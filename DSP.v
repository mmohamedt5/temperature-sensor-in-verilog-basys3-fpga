==> flow/design.v <==
`timescale 1ns / 1ps
module DSP(
input clk, 
input [15:0] dout,
output G2,
output [15:0] o
    );
reg [15:0] Output; 
reg[18:0] m0, m1, m2, m3, m4, m5, m6, m7;
reg myG = 0;
initial 
Output = 0;
   always@(posedge clk) begin  
      m7 <= m6;                           
      m6 <= m5;
      m5 <= m4;
      m4 <= m3;
      m3 <= m2;
      m2 <= m1;
      m1 <= m0;
      m0[15:0] <= dout;
      m0[18:16] <=0;                
        Output <= ((m0+m1+m2+m3+m4+m5+m6+m7  >>3)/65);  
    end 
assign o = Output;
assign G2 = myG;
endmodule
Step by step through the tools: DSP
What the tools print for DSP, step after step.
Line numbers count from 1 in the design file above.
Operators: Yosys type, input widths -> output width; for muxes data width and select width s.
Cell names lack the library's common part.
{"block": "design", "top_module": "DSP", "clock": "clk", "cell_library": "sky130hd", "pvt_corner": "tt_025C_1v80"}

Word level
Counts by Yosys on the flattened word-level netlist (proc, flatten, opt, wreduce; memories kept). Register bits leave out memories and registers merged into their read ports (data or address); mux counts leave out enables and synchronous resets folded into registers. Print and check cells are left out. Cells with the same type and inputs are merged into one.
{"block": "bits", "reg_bits": 144}
{"block": "classes", "div_mod_pow": 1, "add_sub_neg": 7}
{"block": "ops", "operator": "$div 29x7->32 const B", "count": 1}
{"block": "ops", "operator": "$add 22x16->23", "count": 1}
{"block": "ops", "operator": "$add 21x16->22", "count": 1}
{"block": "ops", "operator": "$add 20x16->21", "count": 1}
{"block": "ops", "operator": "$add 19x16->20", "count": 1}
{"block": "ops", "operator": "$add 18x16->19", "count": 1}
{"block": "ops", "operator": "$add 17x16->18", "count": 1}
{"block": "ops", "operator": "$add 16x16->17", "count": 1}

Longest topological paths
Longest topological path by Yosys (ltp), each cell counted once; first at word level (registers and memories cut), then after technology mapping (sequential cells cut; the memories' decode and read muxes count).
{"block": "depth", "word_depth": 8, "ABC_AREA": 0, "mapped_depth": 53}

Synthesis result
Yosys stat after the flow's synthesis: flattened, memories mapped to cells. It holds for the ABC_AREA given above (unset counts as 0); a run with the other value may have another netlist.
{"block": "by_type", "cell_type": "dfxtp_1", "count": 138}
{"block": "by_type", "cell_type": "fa_1", "count": 94}
{"block": "by_type", "cell_type": "inv_1", "count": 201}
{"block": "by_type", "cell_type": "nor2_1", "count": 82}
{"block": "by_type", "cell_type": "ha_1", "count": 21}
{"block": "by_type", "cell_type": "a21oi_1", "count": 46}
{"block": "by_type", "cell_type": "xnor2_1", "count": 26}
{"block": "by_type", "cell_type": "nand2_1", "count": 55}
{"block": "by_type", "cell_type": "o21ai_0", "count": 35}
{"block": "by_type", "cell_type": "o211ai_1", "count": 21}
{"block": "by_type", "cell_type": "nand3_1", "count": 29}
{"block": "by_type", "cell_type": "a21o_1", "count": 19}
{"block": "by_type", "cell_type": "nor3_1", "count": 28}
{"block": "by_type", "cell_type": "nand4_1", "count": 18}
{"block": "by_type", "cell_type": "a211oi_1", "count": 13}
{"block": "by_type", "cell_type": "and2_1", "count": 15}
{"block": "by_type", "cell_type": "o21a_1", "count": 12}
{"block": "by_type", "cell_type": "xor2_1", "count": 10}
Other cell types: 96; their cells: 280.
{"block": "synth_totals", "flip_flops": 138, "synth_area_um2": 10401.2, "seqArea_um2": 2762.6, "cell_count": 1143, "n_buf": 30}

Timing after synthesis
Source: OpenSTA report_checks on the synthesized netlist (no wires, ideal clock, input and output delay 20% of the period each), path of least setup slack; recovery checks are left aside. Register names are those of the netlist, which keeps one name where synthesis merged equal registers.
{"block": "synth_timing", "path_type": "flip-flop to flip-flop", "start": "register m0[4]", "end": "register Output[0]", "arrival_time_ns": 11.914, "setup_ns": 0.138, "t_first_pin_ns": 0.000, "path_slack_ns": 5.048, "driving_pins": 49, "required_ns": 16.962, "clock_period_ns": 17.1, "path_delay_ns": 12.052, "period_less_setup_slack_ns": 12.052}
"path_delay_ns" is the arrival time less input delay plus setup time.
"driving_pins" counts driving pins, that of a launching flip-flop among them; a cell with two outputs on the path counts twice.
"period_less_setup_slack_ns" is the clock period less the worst setup slack; recovery checks do not enter. This is arithmetic on one report: input and output delays are still those of the set period (20% each).
Between the ends stands the longest chain of elaborated cells between them, by number of cells; it is not shown to be the way that was timed. Of several equally long chains one is given.
Each line given opens the expression or statement behind the cell; cells for indexed reads and writes are added by Yosys, which also makes memories of some case tables.
{"block": "synth_between", "cell_sequence": "dfxtp_1 inv_1 fa_1 inv_1 fa_1 fa_1 inv_1 fa_1 inv_1 ha_1 nor2b_1 o311a_4 o21ba_1 nor4_2 o22ai_4 nor4_2 inv_1 ha_1 [... 13 more ...] nor4b_4 and2_1 buf_4 inv_2 a211oi_1 nand3_1 o21ai_1 nand2_1 ha_1 or3_1 nor3_1 nor2_1 a21o_1 a21oi_2 inv_2 a32o_1 a2111oi_2 o211ai_1", "elab_chain_cells": 8, "cone_cells": 8, "lines_between": 1, "cone_classes": "add/sub: 7; div: 1"}
{"block": "synth_rtl", "item": "start: assignment", "line_no": 21, "text": "m0[15:0] <= dout;"}
{"block": "synth_rtl", "item": "$add 16x16->17", "line_no": 23, "text": "Output <= ((m0+m1+m2+m3+m4+m5+m6+m7  >>3)/65);"}
{"block": "synth_rtl", "item": "$add 17x16->18", "line_no": 23}
{"block": "synth_rtl", "item": "$add 18x16->19", "line_no": 23}
{"block": "synth_rtl", "item": "$add 19x16->20", "line_no": 23}
{"block": "synth_rtl", "item": "$add 20x16->21", "line_no": 23}
{"block": "synth_rtl", "item": "$add 21x16->22", "line_no": 23}
{"block": "synth_rtl", "item": "$add 22x16->23", "line_no": 23}
{"block": "synth_rtl", "item": "$div 29x7->32", "line_no": 23}
{"block": "synth_rtl", "item": "end: assignment", "line_no": 23}
{"block": "synth_rtl", "item": "end: declaration", "line_no": 8, "text": "reg [15:0] Output;"}

Worst path after layout
From the final timing report of entry A: the path of least setup slack in the routed layout; clock arrival at registers is part of the times.
{"block": "layout_timing", "path_type": "flip-flop to flip-flop", "start": "register m0[2]", "end": "register Output[0]", "t_first_pin_ns": 0.42, "path_slack_ns": -3.87, "setup_ns": 0.13, "arrival_time_ns": 11.70, "clock_period_ns": 7.53, "required_ns": 7.82, "driving_pins": 55}
Between the ends stands the longest chain of elaborated cells between them, by number of cells; it is not shown to be the way that was timed. Of several equally long chains one is given.
{"block": "layout_between", "cell_sequence": "dfxtp_2 inv_2 fa_1 inv_2 fa_1 fa_1 fa_2 nand2b_4 fa_2 nor2b_4 o311a_4 o211a_1 a211o_1 nand4_1 nor4_4 inv_1 ha_4 inv_4 [... 19 more ...] buf_4 buf_4 buf_4 buf_4 buf_4 buf_4 buf_4 buf_4 buf_4 buf_4 buf_4 nand2_1 o22a_1 nor2_2 nand4b_1 a32o_2 a2111oi_4 o211ai_1", "elab_chain_cells": 8, "cone_cells": 8, "lines_between": 1, "cone_classes": "add/sub: 7; div: 1"}
{"block": "layout_rtl", "item": "start: assignment", "line_no": 21, "text": "m0[15:0] <= dout;"}
{"block": "layout_rtl", "item": "$add 16x16->17", "line_no": 23, "text": "Output <= ((m0+m1+m2+m3+m4+m5+m6+m7  >>3)/65);"}
{"block": "layout_rtl", "item": "$add 17x16->18", "line_no": 23}
{"block": "layout_rtl", "item": "$add 18x16->19", "line_no": 23}
{"block": "layout_rtl", "item": "$add 19x16->20", "line_no": 23}
{"block": "layout_rtl", "item": "$add 20x16->21", "line_no": 23}
{"block": "layout_rtl", "item": "$add 21x16->22", "line_no": 23}
{"block": "layout_rtl", "item": "$add 22x16->23", "line_no": 23}
{"block": "layout_rtl", "item": "$div 29x7->32", "line_no": 23}
{"block": "layout_rtl", "item": "end: assignment", "line_no": 23}
{"block": "layout_rtl", "item": "end: declaration", "line_no": 8, "text": "reg [15:0] Output;"}

Hand-over note for DSP

Measured data: module DSP, platform sky130hd, 2 stored runs of the flow under differing settings, order arbitrary. Input and output delays are each 20% of the period that was set; the output load is 0.01 pF.
"timing.achieved_period_ns" is the run's clock period less its worst setup slack. It is reckoned from that one timing run; input and output delays stay at 20% of the period that was set.
"worst_path_time_ns" = time allowed to the worst setup path (clock period - input delay - output delay, where it has them) - its slack; a late launch clock adds to it, a late capture clock takes from it.

{"run": "entry A", "settings": { "period_ns": 7.53, "CORE_UTILIZATION": 31, "SETUP_SLACK_MARGIN": 0.52, "PLACE_DENSITY_LB_ADDON": 0.04, "HOLD_SLACK_MARGIN": -0.06, "SLEW_MARGIN": 15, "CAP_MARGIN": 20, "CORE_MARGIN": 2 }, "results": { "timing.achieved_period_ns": 11.404, "final_util_frac": 0.476, "design_die_area_um2": 35032.6, "tns_setup_ns": -11.038, "final_hold_ws_ns": 0.343, "timing.setup.ws_ns": -3.874, "worst_path_time_ns": 11.40, "worst_path_kind": "flip-flop to flip-flop", "yosys_chip_area_um2": 10401.2, "stdcell_area_um2": 15830.2 }}
{"run": "entry B", "settings": { "period_ns": 15.0, "CAP_MARGIN": 20, "CORE_MARGIN": 2, "CORE_UTILIZATION": 40, "SLEW_MARGIN": 20 }, "results": { "timing.achieved_period_ns": 13.806, "final_util_frac": 0.448, "design_die_area_um2": 27309.2, "tns_setup_ns": 0.000, "final_hold_ws_ns": 0.339, "timing.setup.ws_ns": 1.194, "worst_path_time_ns": 13.81, "worst_path_kind": "flip-flop to flip-flop", "yosys_chip_area_um2": 10401.2, "stdcell_area_um2": 11548.6 }}

End of note.
